==> flow/design.v <==
module rate_divider(clk, resetn, rate_in, q);
    input clk, resetn;
    input [27:0] rate_in;
    output q;
    reg [27:0] rate;
    always @(posedge clk) begin
        if (!resetn)
            rate <= rate_in;
        else begin
            if (rate == 28'd0)
                rate <= rate_in;
            else
                rate <= rate - 1'd1;
        end
    end
    assign q = (rate == 28'd0) ? 1'd1 : 1'd0;
endmodule  
# Step by step through the tools: rate_divider
# The steps from the RTL of rate_divider to its reports follow in flow order.
# Lines are those of the file above, counted from 1.
# Operators carry their Yosys type and port widths (W data, S select, Z words).
# Cell names lack the library's common part.
# A cell with - has no value.
dict set report design {
  top_module {rate_divider}
  clock {clk}
  library {sky130hd}
  corner {tt_025C_1v80}
}

# Word-level counts
# Yosys after proc, flatten, opt, wreduce and memory -nomap, before mapping. Enables and synchronous resets that opt folds into registers are not counted as muxes. Memory bits, and registers merged into a memory's read port (data or address), are not among the register bits. Print and check cells are not counted. Equal cells are merged and count once.
dict set report op_classes {
  addsub 1
  muxes 3
  reduce_logical 1
}
# op n
set op_table {}
lappend op_table {{$mux W28} 2}
lappend op_table {{$sub A28 B1 Y28 const B} 1}
lappend op_table {{$logic_not A28 Y1} 1}
lappend op_table {{$mux W1} 1}
dict set report word_totals {
  reg_bits 28
  out_inout_bits 1
  wordCells 6
}

# Logic depth
# Yosys ltp: most cells in a row. Word level: on the elaborated netlist, between registers, memories and ports. Mapped: between sequential cells and ports; inverters and the memories' decode and read muxes count.
dict set report depth {
  depth_word 3
  abc_area 0
  ltp_mapped 8
}

# Mapped cells and area
# Source: synth_stat.txt of the flow (Yosys; design flattened, memories mapped). It holds for the ABC_AREA given above (unset counts as 0); a run with the other value may have another netlist.
# The area totals of this step are shown rounded.
dict set report mapped {
  cell_count 184
  yosys_area_um2 1480
  flip_flops 28
  buffers 7
}
# cell n type_area_um2
set by_type {}
lappend by_type {dfxtp_1 28 560.538}
lappend by_type {xnor2_1 20 175.168}
lappend by_type {o21ai_1 25 125.12}
lappend by_type {nand2_1 29 108.854}
lappend by_type {nor4_1 10 62.56}
lappend by_type {nor3_1 11 55.053}
lappend by_type {xor2_1 5 43.792}
lappend by_type {nor2_1 11 41.29}
lappend by_type {or3_1 6 37.536}
lappend by_type {buf_2 6 30.029}
lappend by_type {ha_1 2 25.024}
lappend by_type {inv_1 5 18.768}
lappend by_type {nand4_1 3 18.768}
lappend by_type {or2_2 3 18.768}
lappend by_type {o21ai_2 2 17.517}
lappend by_type {nand3_1 3 15.014}
lappend by_type {nand2b_1 2 12.512}
lappend by_type {nand4_2 1 12.512}
# Other cell types: 12; their cells: 12.

# Timing after synthesis
# OpenSTA on the mapped netlist: ideal clock, no wires. The path of least setup slack (recovery checks aside). Input and output delay are each 20% of the period. Register names are those of the netlist, which keeps one name where synthesis merged equal registers.
dict set report synth_path {
  kind {reg2reg}
  from {register rate[2]}
  to {register rate[10]}
  tclk_ns 2.25
  t_first_pin_ns 0.000
  arrival_time_ns 1.792
  required_ns 2.133
  path_slack_ns 0.341
  path_delay_ns 1.909
  stages 6
  path_buffers 0
  period_less_setup_slack_ns 1.909
}
# "path_delay_ns" = arrival - input delay + setup time.
# "stages": output pins that drive a net of the path, with the launching flip-flop's if there is one; two outputs of one cell count as two.
# "period_less_setup_slack_ns" = period - worst setup slack (recovery checks aside). The figure is calculated, with input and output delays left at 20% of the set period.
# Between the ends stands the longest chain of elaborated cells between them, by number of cells; it is not shown to be the way that was timed. Of several equally long chains one is given.
# Each line given opens the expression or statement behind the cell; cells for indexed reads and writes are added by Yosys, which also makes memories of some case tables.
# At most two assigning lines are given for a register; there are more.
dict set report synth_between {
  path_cell_list {dfxtp_1 > or4_4 > or3_4 > or3_1 > xor2_1 > o21ai_2}
  elab_chain_cells 3
}
# element line
set synth_lines {}
lappend synth_lines {{from (decl)} 5} ;# reg [27:0] rate;
lappend synth_lines {{from (assign)} 8} ;# rate <= rate_in;
lappend synth_lines {{from (assign)} 11} ;# rate <= rate_in;
lappend synth_lines {{$sub A28 B1 Y28} 13} ;# rate <= rate - 1'd1;
lappend synth_lines {{$mux W28} 10} ;# if (rate == 28'd0)
lappend synth_lines {{$mux W28} 7} ;# if (!resetn)
lappend synth_lines {{to (assign)} 8}
lappend synth_lines {{to (assign)} 11}
lappend synth_lines {{to (decl)} 5}

# Path in the finished layout
# Path of least setup slack in the final report of entry A (OpenROAD, finished layout, wires in). Where an end is a register, its clock arrival counts in the times.
dict set report layout_path {
  kind {reg2out}
  from {register rate[18]}
  to {output port q}
  tclk_ns 2.67
  t_first_pin_ns 0.27
  arrival_time_ns 1.69
  required_ns 2.14
  path_slack_ns 0.44
  stages 6
  path_buffers 1
}
# Between the ends stands the longest chain of elaborated cells between them, by number of cells; it is not shown to be the way that was timed. Of several equally long chains one is given.
# At most two assigning lines are given for a register; there are more.
dict set report layout_between {
  path_cell_list {dfxtp_1 > or3_4 > nor4b_4 > nand2_1 > nor3_2 > buf_2}
  elab_chain_cells 2
}
# element line
set layout_lines {}
lappend layout_lines {{from (decl)} 5} ;# reg [27:0] rate;
lappend layout_lines {{from (assign)} 8} ;# rate <= rate_in;
lappend layout_lines {{from (assign)} 11} ;# rate <= rate_in;
lappend layout_lines {{$logic_not A28 Y1} 16} ;# assign q = (rate == 28'd0) ? 1'd1 : 1'd0;
lappend layout_lines {{$mux W1} 16}
lappend layout_lines {{to (decl)} 4} ;# output q;

# Design rate_divider on sky130hd. What follows are 2 stored runs of the flow, each under its own settings; their order means nothing. The constraints put input and output delay at 20% of the set period each and load the outputs with 0.01 pF.
# "clock_period_reached_ns" is the run's clock period less its worst setup slack. It is reckoned from that one timing run; input and output delays stay at 20% of the period that was set.
# By "worstPathTime_ns" is meant the share of the clock period that the worst setup path is allowed (20% is reserved at inputs, 20% at outputs), minus its slack. Clock arrival times at its registers enter into it.
# By "total_power_uw" is meant OpenSTA's value without simulated activity: inputs other than the clock are taken to toggle once in ten clock periods, and the tool carries that through the logic.
# Values from the reports are rounded here.
run="entry A" settings period_ns=2.67 CORE_UTILIZATION=25 SETUP_SLACK_MARGIN=0.65 PLACE_DENSITY_LB_ADDON=0.05 CORE_ASPECT_RATIO=1.37 CELL_PAD_IN_SITES_DETAIL_PLACEMENT=0 GPL_TIMING_DRIVEN=0 CTS_CLUSTER_DIAMETER=212 MIN_ROUTING_LAYER="met2" CAP_MARGIN=20 CORE_MARGIN=2 SLEW_MARGIN=20
run="entry A" results utilization_frac=0.363 fin_tns_ns=0.000 total_power_uw=1040 worstPathTime_ns=1.69 path_kind="reg2out" final_cell_area_um2=2060 yosys_chip_area_um2=1480 design_die_area_um2=6570 hold_ws_ns=0.510 worst_setup_slack_ns=0.445 clock_period_reached_ns=2.225
run="entry B" settings period_ns=2.59 CAP_MARGIN=20 CORE_MARGIN=2 CORE_UTILIZATION=40 SLEW_MARGIN=20
run="entry B" results utilization_frac=0.534 fin_tns_ns=0.000 total_power_uw=1100 worstPathTime_ns=1.88 path_kind="reg2out" final_cell_area_um2=1920 yosys_chip_area_um2=1480 design_die_area_um2=4210 hold_ws_ns=0.517 worst_setup_slack_ns=0.187 clock_period_reached_ns=2.403
